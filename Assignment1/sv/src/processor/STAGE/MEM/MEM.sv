==> flow/design.v <==
module reg32 #(
	parameter BITS = 32)
(
	input logic clk,
	input logic rst,
	input logic en,
	input logic [BITS-1:0] regin,
	output logic [BITS-1:0] regout
);
logic [31:0] dataout;
always@(posedge clk) begin
		if(rst) 
			dataout <= 32'b0;
		else if(en)
			dataout <= regin;
end
assign regout = dataout;
endmodule 
module MEM #(
	parameter BITS = 32)
(
    input logic clk,
	input logic rst,
	input logic EN_MEM,
	input logic [4:0] RD_EXE,
	input logic [BITS-1:0] RESULT_EXE,
	input logic [BITS-1:0] MEM_DATA,
	input logic VALID,
	output logic [4:0] RD_MEM,
	output logic [BITS-1:0] RESULT_MEM,
	output logic [BITS-1:0] MEM_OUTPUT
);
logic [31:0] S_RDATA;
always@(posedge clk) begin
	if(VALID) begin
		S_RDATA = MEM_DATA;
	end else begin
		S_RDATA = S_RDATA;
	end
end										
reg32 #(5) u_RD_REG(
	.clk(clk),
	.rst(rst),
	.en(EN_MEM),
	.regin(RD_EXE),
	.regout(RD_MEM)
);
reg32 #(32) u_RESULT_MEM_REG(
	.clk(clk),
	.rst(rst),
	.en(EN_MEM),
	.regin(RESULT_EXE),
	.regout(RESULT_MEM)
);
reg32 #(32) u_MEM_OUTPUT_REG(
	.clk(clk),
	.rst(rst),
	.en(EN_MEM),
	.regin(S_RDATA),
	.regout(MEM_OUTPUT)
);
endmodule
# ---- Step by step through the tools: MEM
# Tool output for the design above, in the order of the flow.
# Lines are those of the file above, counted from 1.
# Library cell names are shortened.
# A cell with n/a has no value.
dict set report setup {
  top {MEM}
  clock_port {clk}
  library {sky130hd}
  corner {tt_025C_1v80}
}

# ---- Elaborated design
# Source: Yosys, flattened and elaborated, memories not mapped. Widths are those after wreduce; folded enables and synchronous resets count as part of the registers. Registers that Yosys merges into a memory's read port (data or address) are not register bits. Print and check cells do not count. Equal cells are merged and count once.
dict set report bits {
  output_inout_bits 69
  word_cells 4
  inputBits 73
  reg_bits 101
}

# ---- Logic depth
# Yosys ltp: most cells in a row. Word level: on the elaborated netlist, between registers, memories and ports. Mapped: between sequential cells and ports; inverters and the memories' decode and read muxes count.
dict set report depth {
  depth_word 0
  abc_area 0
  ltp_mapped 5
  ltp_nobuf 2
}

# ---- Synthesis result
# The flow's flattened synthesis, as Yosys stat reports it; memories are mapped. The netlist is that of the ABC_AREA named above (0 if unset); the other value can give another one.
dict set report mapped {
  synth_area_um2 3400.8
  buffers 16
  seq_area_um2 2342.2
  flip_flops 101
  mapped_cells 255
}
# type count area_total_um2
set types {}
lappend types {dfxtp_1 69 1.38E+03}
lappend types {edfxtp_1 32 960.922}
lappend types {mux2i_1 69 690.662}
lappend types {nor2_1 69 258.998}
lappend types {buf_4 6 45.043}
lappend types {buf_8 2 30.029}
lappend types {clkbuf_1 5 18.768}
lappend types {buf_2 3 15.014}
# By module: a second synthesis without flattening, with its own total; a netlist apart from the flattened one above.
dict set report hier_totals {
  cells_unflattened 254
  hier_area_um2 3468.3
}
# Each row is one instance without its submodules.
# module instances mod_area_um2 seq_area_um2 cells
set modules {}
lappend modules {{reg32 #(BITS=32)} 2 1163.6 640.6 103}
lappend modules {MEM 1 960.9 960.9 32}
lappend modules {{reg32 #(BITS=5)} 1 180.2 100.1 16}

# ---- Timing after synthesis
# Path of least setup slack by OpenSTA after synthesis, without wires, with an ideal clock, recovery checks aside; 20% of the period is set as input and as output delay. Where synthesis merged equal registers, the netlist keeps one of their names.
dict set report synth_path {
  path_type {input-to-reg}
  start {input port EN_MEM}
  end {register u_RESULT_MEM_REG.dataout[21]}
  stages 5
  input_delay_ns 0.252
  setup_ns 0.117
  required_time_ns 1.143
  t_first_pin_ns 0.252
  setup_slack_ns 0.268
  path_delay_ns 0.739
  period_ns 1.26
  t_arrival_ns 0.874
  n_path_buf 3
  period_less_setup_slack_ns 0.992
}
# "path_delay_ns" = arrival - input delay + setup time.
# "stages": output pins that drive a net of the path, with the launching flip-flop's if there is one; two outputs of one cell count as two.
# "period_less_setup_slack_ns" = period - worst setup slack (recovery checks aside). The figure is calculated, with input and output delays left at 20% of the set period.
dict set report synth_between {
  path_cell_list {buf_4 > buf_8 > buf_8 > mux2i_1 > nor2_1}
}
# element line_no
set synth_rtl {}
lappend synth_rtl {{start, declared} 24} ;# input logic EN_MEM,
lappend synth_rtl {{end, assigned} 13} ;# dataout <= 32'b0;
lappend synth_rtl {{end, assigned} 15} ;# dataout <= regin;
lappend synth_rtl {{end, declared} 10} ;# logic [31:0] dataout;
# Chain of elaborated cells between the ends: none given.

# ---- Path in the finished layout
# Path of least setup slack in the final report of run B (OpenROAD, finished layout, wires in). Where an end is a register, its clock arrival counts in the times.
dict set report layout_path {
  path_type {reg-to-output}
  start {register u_MEM_OUTPUT_REG.dataout[17]}
  end {output port MEM_OUTPUT[17]}
  setup_slack_ns 0.11
  t_first_pin_ns 0.35
  n_path_buf 1
  stages 2
  output_delay_ns 0.28
  t_arrival_ns 0.99
  required_time_ns 1.10
  period_ns 1.38
}
dict set report layout_between {
  path_cell_list {dfxtp_1 > dlygate4sd2_1}
  elab_chain_cells 0
  cells_between 0
  cone_lines 0
}
# element line_no
set layout_rtl {}
lappend layout_rtl {{start, declared} 10} ;# logic [31:0] dataout;
lappend layout_rtl {{start, assigned} 13} ;# dataout <= 32'b0;
lappend layout_rtl {{start, assigned} 15} ;# dataout <= regin;
lappend layout_rtl {{end, declared} 31} ;# output logic [BITS-1:0] MEM_OUTPUT

--- measured runs ---
Record of 2 stored runs of the RTL-to-layout flow on MEM, platform sky130hd. The runs are unordered. Constraints: input delay and output delay 20% of the set period each, output load 0.01 pF.
"period_reached_ns" means the clock period less the worst setup slack. The figure is calculated, with input and output delays left at 20% of the set period.
"worst_path_time_ns" is the time allowed to the run's worst setup path (the clock period less input and output delay, where it has them) less its slack. Clock arrival times count: a late capture clock shortens it, a late launch clock lengthens it.
By "totalPower_uw" is meant OpenSTA's value without simulated activity: inputs other than the clock are taken to toggle once in ten clock periods, and the tool carries that through the logic.

[flow] run A: files
==> flow/run.sh <==
#!/bin/bash
# the make line also repeats the synthesis and layout settings of config.mk as NAME=value (left out here)
make -C /OpenROAD-flow-scripts/flow DESIGN_CONFIG=/design/flow/config.mk WORK_HOME=/design/flow/orfs CLKGATE_MAP_FILE= finish
==> flow/config.mk <==
export PLATFORM = sky130hd
export DESIGN_NAME = MEM
export DESIGN_NICKNAME = MEM
export VERILOG_FILES = /design/flow/design.v
export SDC_FILE = /design/flow/constraint.sdc
export NUM_CORES = 4
export LEC_CHECK = 0
export ABC_AREA = 0
export CAP_MARGIN = 20
export CORE_MARGIN = 2
export CORE_UTILIZATION = 64
export CTS_CLUSTER_DIAMETER = 272
export CTS_CLUSTER_SIZE = 30
export GPL_TIMING_DRIVEN = 1
export MAX_ROUTING_LAYER = met4
export MIN_ROUTING_LAYER = met1
export SETUP_SLACK_MARGIN = -0.02
export SLEW_MARGIN = 20
export TNS_END_PERCENT = 35
==> flow/constraint.sdc <==
create_clock -name core_clock -period 0.584 [get_ports {clk}]
set_input_delay 0.1168 -clock core_clock [delete_from_list [all_inputs] [get_ports {clk}]]
set_output_delay 0.1168 -clock core_clock [all_outputs]
set_load 0.01 [all_outputs]

[flow] run A: incomplete, placement halted on DPL-0033

[flow] run B: files
==> flow/run.sh <==
#!/bin/bash
# the make line also repeats the synthesis and layout settings of config.mk as NAME=value (left out here)
make -C /OpenROAD-flow-scripts/flow DESIGN_CONFIG=/design/flow/config.mk WORK_HOME=/design/flow/orfs CLKGATE_MAP_FILE= finish
==> flow/config.mk <==
export PLATFORM = sky130hd
export DESIGN_NAME = MEM
export DESIGN_NICKNAME = MEM
export VERILOG_FILES = /design/flow/design.v
export SDC_FILE = /design/flow/constraint.sdc
export NUM_CORES = 4
export LEC_CHECK = 0
export CAP_MARGIN = 20
export CORE_MARGIN = 2
export CORE_UTILIZATION = 40
export SLEW_MARGIN = 20
==> flow/constraint.sdc <==
create_clock -name core_clock -period 1.38 [get_ports {clk}]
set_input_delay 0.2760 -clock core_clock [delete_from_list [all_inputs] [get_ports {clk}]]
set_output_delay 0.2760 -clock core_clock [all_outputs]
set_load 0.01 [all_outputs]

[flow] run B: metrics
[metrics] utilization_pct = 61.6
[metrics] die_um2 = 9255.4
[metrics] stdcell_area_um2 = 5059.9
[metrics] hold_worst_slack_ns = 0.384
[metrics] totalPower_uw = 5872
[metrics] total_negative_slack_ns = 0.000
[metrics] setup_worst_slack_ns = 0.110
[metrics] worst_path_time_ns = 0.99
[metrics] path_kind = reg-to-output
[metrics] period_reached_ns = 1.270
[metrics] yosys_chip_area_um2 = 3400.8
--- end ---
