==> flow/design.v <==
module MUX21 #(
	parameter BITS = 32)
(
	input logic SEL,
	input logic [BITS-1:0] A,
	input logic [BITS-1:0] B,
	output logic [BITS-1:0] OUT 
);
always_comb begin 
	if(SEL == 1) begin
		OUT <= B;
	end
	else begin
		OUT <= A;
	end
end
endmodule
module reg32 #(
	parameter BITS = 32)
(
	input logic clk,
	input logic rst,
	input logic en,
	input logic [BITS-1:0] regin,
	output logic [BITS-1:0] regout
);
logic [31:0] dataout;
always@(posedge clk) begin
		if(rst) 
			dataout <= 32'b0;
		else if(en)
			dataout <= regin;
end
assign regout = dataout;
endmodule 
module CU
(
	input logic clk,
	input logic rst,
	input logic [6:0] OPCODE,
	input logic IS_FLUSH,
	input logic mem_rdy_if,
	input logic valid_if,
	input logic mem_rdy_mem,
	input logic valid_mem,
	input logic is_stall,
	input logic is_give_up,
	output logic [4:0] IF_CU,  
	output logic [6:0] ID_CU,  
	output logic [10:0] EXE_CU, 
	output logic [2:0]  MEM_CU,   
	output logic [1:0] WB_CU,   
	output logic START,
	output logic FLUSH1
);
logic [4:0] S_IF_CU;
logic [4:0] S_IF_CU_NORMAL;
logic [4:0] S_MISMATCH_IF_CU;
logic [4:0] S_NEXT_IF_CU;
logic [4:0] S_IF_CU1;
logic [4:0] SS_IF_CU;
logic [4:0] SSS_IF_CU;
logic [6:0] S_ID_CU;
logic [10:0] S_EXE_CU_NORMAL;
logic [2:0] S_MEM_CU_NORMAL;
logic [1:0] S_WB_CU_NORMAL;
logic [10:0] S_EXE_CU_NORMAL1;
logic [2:0] S_MEM_CU_NORMAL1;
logic [1:0] S_WB_CU_NORMAL1;
logic [1:0] S_WB_CU1;
logic [2:0] S_MEM_CU2;
logic [2:0] SS_MEM_CU2;
logic [1:0] S_WB_CU2;
logic [1:0] S_WB_CU3;
logic [10:0] S_EXE_CU_NOP;
logic [2:0]  S_MEM_CU_NOP;
logic [1:0] S_WB_CU_NOP;
logic [10:0] S_EXE_CU;
logic [2:0] S_MEM_CU;
logic [1:0] S_WB_CU;
logic IS_FLUSH1;
logic S_START;
logic s_valid_if;
logic s_mem_rdy_mem;
logic s_valid_mem;
logic s_continue;
logic [10:0] S_EXE_CU1;
logic [2:0] S_MEM_CU1;
logic S_MEM_RDY_IF;
logic S_MEM_RDY_MEM;
logic if_continue;
logic proc_req_if_done;
logic mem_rdy_if_done;
logic mem_continue;
logic proc_req_mem_done;
logic mem_rdy_mem_done;
logic if_proc_sel;
logic mem_proc_sel;
logic if_call_stop;
logic mem_call_stop;
logic mem_sel_go;
logic [1:0] if_fsm_p;
logic [1:0] if_fsm_m;
logic [1:0] mem_fsm_p;
logic [1:0] mem_fsm_m;
logic if_call_start;
logic mem_call_start;
logic if_count;
logic mem_count;
logic s_mem_rdy_check_if;
logic s_mem_rdy_check_mem;
logic s_mem_call_start;
logic wait_mem_valid;
assign S_EXE_CU_NOP = {S_WB_CU2[1],10'b10_10_001_101};
always_comb begin
	if(if_fsm_p == 2'b10 && mem_rdy_if == 1'b1) begin
		s_mem_rdy_check_if = 1'b1;
	end else begin
		s_mem_rdy_check_if = 1'b0;
	end
end
always_comb begin
	if(((MEM_CU[1] == 1'b0 && mem_fsm_p == 2'b10) || (MEM_CU[1] == 1'b1 && mem_fsm_p == 2'b01)) && mem_rdy_mem == 1'b1) begin
		s_mem_rdy_check_mem = 1'b1;
	end else begin
		s_mem_rdy_check_mem = 1'b0;
	end
end
always@(posedge clk) begin
	if(rst) begin
		S_MISMATCH_IF_CU = 5'b01110;
		S_NEXT_IF_CU = 5'b00110;
		S_MEM_CU_NOP = 3'b001;
		S_WB_CU_NOP  = 2'b00;
		mem_count = 1'b0;
		if_count = 1'b0;
		if_call_start = 1'b1;
		mem_call_start = 1'b1;
		s_continue = 1'b1;
		if_fsm_p = 2'b11;
		mem_fsm_m = 2'b11;
		wait_mem_valid = 1'b0;
	end
	else begin
		if(s_continue == 1'b1) begin
			if_call_start = 1'b1;
			mem_call_start = 1'b1;
		end 
		if(if_count == 1'b1) begin
			if_count = 1'b0;
		end
		else if(IF_CU[1] == 1'b1 && mem_rdy_if == 1'b1) begin
			if_fsm_p = 2'b10;
			if_fsm_m = 2'b01;
			if_call_start = 1'b0;
			if_count = 1'b1;		
		end 
		else if(IF_CU[1] == 1'b1 && mem_rdy_if == 1'b0) begin
			if_fsm_p = 2'b10;
			if_call_start = 1'b1;
			if_count = 1'b0;
		end 
		if(s_mem_rdy_check_if == 1'b1 && if_fsm_p == 2'b10 && if_count == 1'b0) begin
			if_fsm_m = 2'b01;
			if_call_start = 1'b0;
		end 
		if(valid_if == 1'b1 && if_fsm_m == 2'b01) begin
			if_fsm_p = 2'b00;
		end
		else if (mem_count == 1'b1) begin
			mem_call_start = 1'b0;
		end
		else if(MEM_CU[2] == 1'b1 && MEM_CU[1] == 1'b0 && mem_rdy_mem == 1'b1) begin
			mem_fsm_p = 2'b10;
			mem_fsm_m = 2'b01;
			mem_call_start = 1'b0;
			mem_count = 1'b1;	
		end else if(MEM_CU[2] == 1'b1 && MEM_CU[1] == 1'b0 && mem_rdy_mem == 1'b0) begin
			mem_fsm_p = 2'b10;
			mem_call_start = 1'b1;
			mem_count = 1'b0;
		end
		else if(MEM_CU[2] == 1'b1 && MEM_CU[1] == 1'b1 && mem_rdy_mem == 1'b1) begin
			mem_fsm_p = 2'b01;
			mem_fsm_m = 2'b00;
			mem_call_start = 1'b0;
			mem_count = 1'b1;	
		end
		else if(MEM_CU[2] == 1'b1 && MEM_CU[1] == 1'b1 && mem_rdy_mem == 1'b0) begin
			mem_fsm_p = 2'b01;
			mem_call_start = 1'b1;
			mem_count = 1'b0;	
		end
		else if(wait_mem_valid == 1'b1) begin
			mem_call_start = 1'b0;
		end
		else begin
			mem_fsm_m = 0;
			mem_fsm_p = 0;
		end
		if(s_mem_rdy_check_mem == 1'b1 && ((MEM_CU[1] == 1'b0 && mem_fsm_p == 2'b10) || (MEM_CU[1] == 1'b1 && mem_fsm_p == 2'b01)) && mem_count == 1'b0) begin
			mem_fsm_m = mem_fsm_p - 2'b01;
			wait_mem_valid = 1'b1;
			mem_call_start = 1'b0;
		end 
		if(valid_mem == 1'b1 && mem_fsm_m != 2'b0 && mem_fsm_p != 1'b0 && (MEM_CU[1] == 1'b0 && mem_fsm_m == 2'b01)) begin
			mem_fsm_p = mem_fsm_m - 2'b01;
		end
		if(if_fsm_p == 0 && ((MEM_CU[1] == 1'b0 && mem_fsm_p == 2'b0) || (MEM_CU[1] == 1'b1 && mem_fsm_m == 0))) begin
			wait_mem_valid = 1'b0;
			s_continue = 1'b1;
			if_fsm_p = 2'b11;
			mem_fsm_m = 2'b11;
			if_count = 1'b0;
			mem_count = 1'b0;	
		end 
		else begin
			s_continue = 1'b0;
		end
	end
end
reg32 #(1) u_mem_call(
	.clk(clk),
	.rst(rst),
	.en(s_continue),
	.regin(mem_call_start),
	.regout(s_mem_call_start)
);
always@(OPCODE) begin
	case(OPCODE)	
		7'b0110011: begin      
			S_ID_CU = 7'b11_000_01;
			S_EXE_CU_NORMAL[10:0] = {S_WB_CU2[1],10'b0100_000_101};
			S_MEM_CU_NORMAL = 3'b001;
			S_WB_CU_NORMAL = 2'b01;
			S_IF_CU_NORMAL = 5'b001_10;
		end
		7'b0010111: begin	   
			S_ID_CU = 7'b00_000_01;
			S_EXE_CU_NORMAL[10:0] = {S_WB_CU2[1],10'b0001_101_101};
			S_MEM_CU_NORMAL = 3'b001;
			S_WB_CU_NORMAL = 2'b01;
			S_IF_CU_NORMAL = 5'b001_10;
		end 
		7'b0110111: begin      
			S_ID_CU = 7'b00_000_01;
			S_EXE_CU_NORMAL[10:0] = {S_WB_CU2[1],10'b1001_101_101};
			S_MEM_CU_NORMAL = 3'b001;
			S_WB_CU_NORMAL = 2'b01;
			S_IF_CU_NORMAL = 5'b001_10;
		end
		7'b0100011: begin      
			S_ID_CU = 7'b11_100_01;
			S_EXE_CU_NORMAL[10:0] = {S_WB_CU2[1],10'b0101_010_101};
			S_MEM_CU_NORMAL = 3'b111;
			S_WB_CU_NORMAL = 2'b00;
			S_IF_CU_NORMAL = 5'b001_10;
		end
		7'b0010011: begin      
			S_ID_CU = 7'b10_011_01;
			S_EXE_CU_NORMAL[10:0] = {S_WB_CU2[1],10'b0101_001_101};
			S_MEM_CU_NORMAL = 3'b001;
			S_WB_CU_NORMAL = 2'b01;
			S_IF_CU_NORMAL = 5'b001_10;
		end
		7'b0000011: begin      
			S_ID_CU = 7'b10_011_01;
			S_EXE_CU_NORMAL[10:0] = {S_WB_CU2[1],10'b0101_001_101};
			S_MEM_CU_NORMAL = 3'b101;
			S_WB_CU_NORMAL = 2'b11;
			S_IF_CU_NORMAL = 5'b001_10;
		end
		7'b1101111: begin      
			S_ID_CU = 7'b00_001_11;
			S_EXE_CU_NORMAL[10:0] = {S_WB_CU2[1],10'b0010_100_111};
			S_MEM_CU_NORMAL = 3'b001;
			S_WB_CU_NORMAL = 2'b01;
			S_IF_CU_NORMAL = 5'b101_10;
		end 
		7'b1100111: begin      
			S_ID_CU = 7'b10_011_11;
			S_EXE_CU_NORMAL[10:0] = {S_WB_CU2[1],10'b0101_110_001};
			S_MEM_CU_NORMAL = 3'b001;
			S_WB_CU_NORMAL = 2'b01;
			S_IF_CU_NORMAL = 5'b101_10;
		end 
		7'b1100011: begin      
			S_ID_CU = 7'b11_010_11;
			S_EXE_CU_NORMAL[10:0] = {S_WB_CU2[1],10'b0100_011_111};
			S_MEM_CU_NORMAL = 3'b001;
			S_WB_CU_NORMAL = 2'b10;
			S_IF_CU_NORMAL = 5'b101_10;
		end 
		default: begin
			S_IF_CU_NORMAL = 5'b001_10;
			S_ID_CU = 7'b0;
			S_EXE_CU_NORMAL[10:0] = 11'b1;
			S_MEM_CU_NORMAL = 3'b001;
			S_WB_CU_NORMAL = 2'b00;
		end	
	endcase
end
reg32 #(5) u_IF_ID_REG(
	.clk(clk),
	.rst(rst),
	.en((!is_stall)),
	.regin(S_IF_CU1),
	.regout(SS_IF_CU)
);
reg32 #(16) u_ID_EXE_REG(
	.clk(clk),
	.rst(rst),
	.en(s_continue),
	.regin({S_EXE_CU,S_MEM_CU,S_WB_CU}),
	.regout({S_EXE_CU_NORMAL1,S_MEM_CU_NORMAL1,S_WB_CU_NORMAL1})
);
reg32 #(5) u_EXE_MEM_REG(
	.clk(clk),
	.rst(rst),
	.en(s_continue),
	.regin({S_MEM_CU_NORMAL1,S_WB_CU_NORMAL1}),
	.regout({S_MEM_CU2,S_WB_CU2})
);
reg32 #(2) u_MEM_WB_REG(
	.clk(clk),
	.rst(rst),
	.en(s_continue),
	.regin(S_WB_CU2),
	.regout(S_WB_CU3)
);
reg32 #(1) u_FLUSH(
	.clk(clk),
	.rst(rst),
	.en(s_continue),
	.regin(IS_FLUSH),
	.regout(IS_FLUSH1)
);
assign FLUSH1 = IS_FLUSH1;
MUX21 #(5) u_MUX_FLUSH_IF(
	.SEL(IS_FLUSH),
	.A(S_IF_CU_NORMAL),
	.B(S_MISMATCH_IF_CU),
	.OUT(S_IF_CU)
);
MUX21 #(5) u_MUX_NEXT_IF(
	.SEL(IS_FLUSH1),
	.A(S_IF_CU),
	.B(S_NEXT_IF_CU),
	.OUT(S_IF_CU1) 
);
MUX21 #(11) u_MUX_FLUSH_EXE0(
	.SEL(IS_FLUSH || IS_FLUSH1 || is_stall || is_give_up),
	.A(S_EXE_CU_NORMAL),
	.B(S_EXE_CU_NOP),
	.OUT(S_EXE_CU) 
);
MUX21 #(3) u_MUX_FLUSH_MEM0(
	.SEL(IS_FLUSH || IS_FLUSH1 || is_stall || is_give_up),
	.A(S_MEM_CU_NORMAL),
	.B(S_MEM_CU_NOP),
	.OUT(S_MEM_CU) 
);
MUX21 #(2) u_MUX_FLUSH_WB0(
	.SEL(IS_FLUSH || IS_FLUSH1 || is_stall || is_give_up),
	.A(S_WB_CU_NORMAL),
	.B(S_WB_CU_NOP),
	.OUT(S_WB_CU) 
);
assign IF_CU[2] = SS_IF_CU[2];
assign IF_CU[1] = (SS_IF_CU[1] & if_call_start);
assign IF_CU[0] = SS_IF_CU[0];
assign MEM_CU[2] = S_MEM_CU2[2] & mem_call_start;
assign MEM_CU[1] = S_MEM_CU2[1];
assign MEM_CU[0] = S_MEM_CU2[0];
assign IF_CU[4:3] = S_IF_CU1[4:3];
assign ID_CU = S_ID_CU;
assign EXE_CU = S_EXE_CU_NORMAL1;
assign WB_CU = S_WB_CU3;
assign START = s_continue;
endmodule
* From RTL to reports: CU
The steps from the RTL of CU to its reports follow in flow order. Lines are those of the file above, counted from 1. Operators carry their Yosys type and port widths (W data, S select, Z words). Cell names lack the library's common part. Not given: -
Design: design top CU, clock input clk, standard-cell library sky130hd, corner tt_025C_1v80

* Elaborated design
Yosys after proc, flatten, opt, wreduce and memory -nomap, before mapping. Memory bits, and registers merged into a memory's read port (data or address), are not among the register bits. Print and check cells are not counted. Equal cells are merged and count once.
Bit counts: clocked read ports x word width 0, input port bits 16, output and inout port bits 30, ROM bits 0, memories 0, RAM bits 0, bits in latches 0, cells after elaboration 148, flip-flop bits (word level) 41
Cells by class: order comparisons 0, divide/modulo/power cells 0, shift operators 0, eq/ne operators 17, bitwise logic cells 7, multiplexer cells 65, reduce/logical cells 42, $mul 0, $add $sub $neg 2
Operator list (count):
- $pmux W11 S8 | 1
- $mux W2 | 30
- $pmux W7 S7 | 1
- $logic_and A1 B1 Y1 | 26
- $mux W1 | 26
- $eq A7 B6 Y1 const B | 3
- $eq A7 B7 Y1 const B | 3
- $mux W5 | 3
- $eq A7 B5 Y1 const B | 2
- $mux W11 | 1
- $eq A2 B1 Y1 const B | 4
- $eq A2 B2 Y1 const B | 4
- $eq A7 B2 Y1 const B | 1
- $logic_or A1 B1 Y1 | 6
- $logic_not A2 Y1 | 3
- $reduce_or A2 Y1 | 3
- $reduce_or A6 Y1 | 1
- $pmux W3 S2 | 1
- $pmux W2 S3 | 1
- $not A1 Y1 | 5
- $sub A2 B1 Y2 const B | 2
- $reduce_bool A2 Y1 | 2
- $reduce_or A3 Y1 | 1
- $mux W3 | 1
- $and A1 B1 Y1 | 2

* Longest topological paths
Depth = most cells in a row (Yosys ltp): at word level without a register or memory, in the mapped netlist without a sequential cell, where the memories' decode and read muxes count.
Logic depth: depth after elaboration 33, ABC_AREA 0, gate-level depth with buffers 22, gate-level depth less buffers 20

* Synthesis result
Source: synth_stat.txt of the flow (Yosys; design flattened, memories mapped). It holds for the ABC_AREA given above (unset counts as 0); a run with the other value may have another netlist. The area totals of this step are shown rounded.
Cells by type:
- dfxtp_1 | count 35, total area 700.672 um^2
- nor2_1 | count 42, total area 157.651 um^2
- edfxtp_1 | count 4, total area 120.115 um^2
- mux2i_1 | count 9, total area 90.086 um^2
- nand2_1 | count 17, total area 63.811 um^2
- a21oi_1 | count 10, total area 50.048 um^2
- inv_1 | count 11, total area 41.29 um^2
- clkbuf_1 | count 10, total area 37.536 um^2
- ha_1 | count 3, total area 37.536 um^2
- nor3_1 | count 7, total area 35.034 um^2
- o21ai_0 | count 7, total area 35.034 um^2
- a211oi_1 | count 4, total area 30.029 um^2
- a22oi_1 | count 4, total area 30.029 um^2
- buf_4 | count 4, total area 30.029 um^2
- nor2b_1 | count 4, total area 25.024 um^2
- buf_6 | count 2, total area 22.522 um^2
- nor3b_1 | count 3, total area 22.522 um^2
- o211ai_1 | count 3, total area 22.522 um^2
Other cell types: 40; their cells: 54.
Mapped netlist: sequential part of the area 821 um^2, buffers 18, mapped cells 233, flip-flops 39, cell area after synthesis 2000 um^2
By module: a second synthesis without flattening, with its own total; a netlist apart from the flattened one above.
Second synthesis, totals: cells (unflattened synthesis) 274, area total of the unflattened synthesis 2620 um^2
Each row is one instance without its submodules.
Modules:
- CU | cells 154, seq. area 340 um^2, instances 1, area 1230 um^2
- reg32 #(BITS=16) | cells 52, seq. area 320 um^2, instances 1, area 581 um^2
- reg32 #(BITS=5) | cells 16, seq. area 100 um^2, instances 2, area 180 um^2
- MUX21 #(BITS=11) | cells 12, seq. area 0.0 um^2, instances 1, area 173 um^2
- MUX21 #(BITS=5) | cells 5, seq. area 0.0 um^2, instances 2, area 56.3 um^2
- reg32 #(BITS=2) | cells 6, seq. area 40.0 um^2, instances 1, area 67.6 um^2
- MUX21 #(BITS=3) | cells 3, seq. area 0.0 um^2, instances 1, area 33.8 um^2
- reg32 #(BITS=1) | cells 3, seq. area 20.0 um^2, instances 1, area 33.8 um^2
- MUX21 #(BITS=2) | cells 2, seq. area 0.0 um^2, instances 1, area 22.5 um^2

* Path before layout
Source: OpenSTA report_checks on the synthesized netlist (no wires, ideal clock, input and output delay 20% of the period each), path of least setup slack; recovery checks are left aside. Register names are those of the netlist, which keeps one name where synthesis merged equal registers.
Timing post-synthesis: path kind input-to-reg, from input mem_rdy_if, to register (no name shown), period 6990 ps, arrival 5416 ps, delay of the path 4088 ps, slack 1504 ps, library setup time 70 ps, time at the first pin 1398 ps, stages on the path 20, input delay 1398 ps, path buffers 2, required time 6920 ps, synthesis period reached 5486 ps
"delay of the path" = arrival - input delay + setup time. "stages on the path" counts driving pins, that of a launching flip-flop among them; a cell with two outputs on the path counts twice. "synthesis period reached" is the clock period less the worst setup slack; recovery checks do not enter. This is arithmetic on one report: input and output delays are still those of the set period (20% each).
Between the ends, post-synthesis: path through and4b_1 -> clkbuf_2 -> o31a_1 -> buf_6 -> o31a_1 -> or2_1 -> inv_1 -> ha_1 -> nor4bb_1 -> o21ai_0 -> a21oi_1 -> a21boi_2 -> mux2_4 -> ha_1 -> or4bb_1 -> nor2_1 -> a21oi_1 -> or3b_4 -> o21ai_4 -> o21bai_1
RTL lines, path post-synthesis:
- start, declared | line 42 | input logic mem_rdy_if,
No chain of elaborated cells between the ends is given.

* Timing after layout
Path of least setup slack in the final report of record 1 (OpenROAD, finished layout, wires in). Where an end is a register, its clock arrival counts in the times. The report prints the path's times to 10 ps; the period is as set.
Timing post-layout: path kind input-to-reg, from input mem_rdy_if, to register (no name shown), time at the first pin 970 ps, stages on the path 19, required time 5070 ps, path buffers 1, library setup time 60 ps, slack 100 ps, input delay 970 ps, arrival 4970 ps, period 4840 ps
Between the ends, post-layout: path through buf_6 -> and4b_1 -> o31a_1 -> o31a_1 -> or2_1 -> inv_1 -> ha_2 -> nor4bb_4 -> o21ai_1 -> a21oi_2 -> a21boi_4 -> mux2_4 -> ha_4 -> or4bb_4 -> nor2_4 -> a21oi_2 -> or3b_4 -> o21ai_4 -> o21bai_1
RTL lines, path post-layout:
- start, declared | line 42 | input logic mem_rdy_if,
No chain of elaborated cells between the ends is given.

Wiki page: CU / flow data

Below are 2 stored runs of the flow (Yosys, OpenROAD; platform sky130hd) on CU, each with its settings and what was measured, unordered. Constraints: input delay and output delay 20% of the set period each, output load 0.01 pF.
"period reached" is the run's clock period less its worst setup slack. It is reckoned from that one timing run; input and output delays stay at 20% of the period that was set.
"worst setup path time" is the time allowed to the run's worst setup path (the clock period less input and output delay, where it has them) less its slack. Clock arrival times count: a late capture clock shortens it, a late launch clock lengthens it.
"overall power": no workload was simulated; the value follows from the tool's default switching activity.
"worst setup path time" is given in steps of 10 ps.
The results are shown rounded.

* Record 1 | settings: period_ns 4.84; CORE_UTILIZATION 22; PLACE_DENSITY_LB_ADDON 0.2; CORE_MARGIN 10; CELL_PAD_IN_SITES_DETAIL_PLACEMENT 1; GPL_TIMING_DRIVEN 1; CTS_CLUSTER_DIAMETER 327; CAP_MARGIN 10; SLEW_MARGIN 20 | results: period reached 4,740 ps; worst setup path time 3,770 ps; critical path kind input-to-reg; utilization after layout 32.4%; worst hold slack after layout 467 ps; overall power 0.754 mW; area of the synthesized netlist 2,000 um^2; die area 13,300 um^2; smallest setup slack 100 ps; summed negative setup slack 0 ps; standard-cell area after routing 2,850 um^2
* Record 2 | settings: period_ns 7.57; CORE_UTILIZATION 29; SETUP_SLACK_MARGIN 1.18; PLACE_DENSITY 0.48; CORE_MARGIN 9; CELL_PAD_IN_SITES_DETAIL_PLACEMENT 2; GPL_TIMING_DRIVEN 1; GPL_ROUTABILITY_DRIVEN 1; CTS_CLUSTER_SIZE 75; SLEW_MARGIN 40; MIN_ROUTING_LAYER met1; MAX_ROUTING_LAYER met5; CAP_MARGIN 20 | results: die area 10,200 um^2; utilization after layout 40.3%; smallest setup slack 1,530 ps; area of the synthesized netlist 2,000 um^2; standard-cell area after routing 2,630 um^2; worst hold slack after layout 470 ps; summed negative setup slack 0 ps; period reached 6,040 ps; overall power 0.509 mW; worst setup path time 4,530 ps; critical path kind input-to-reg
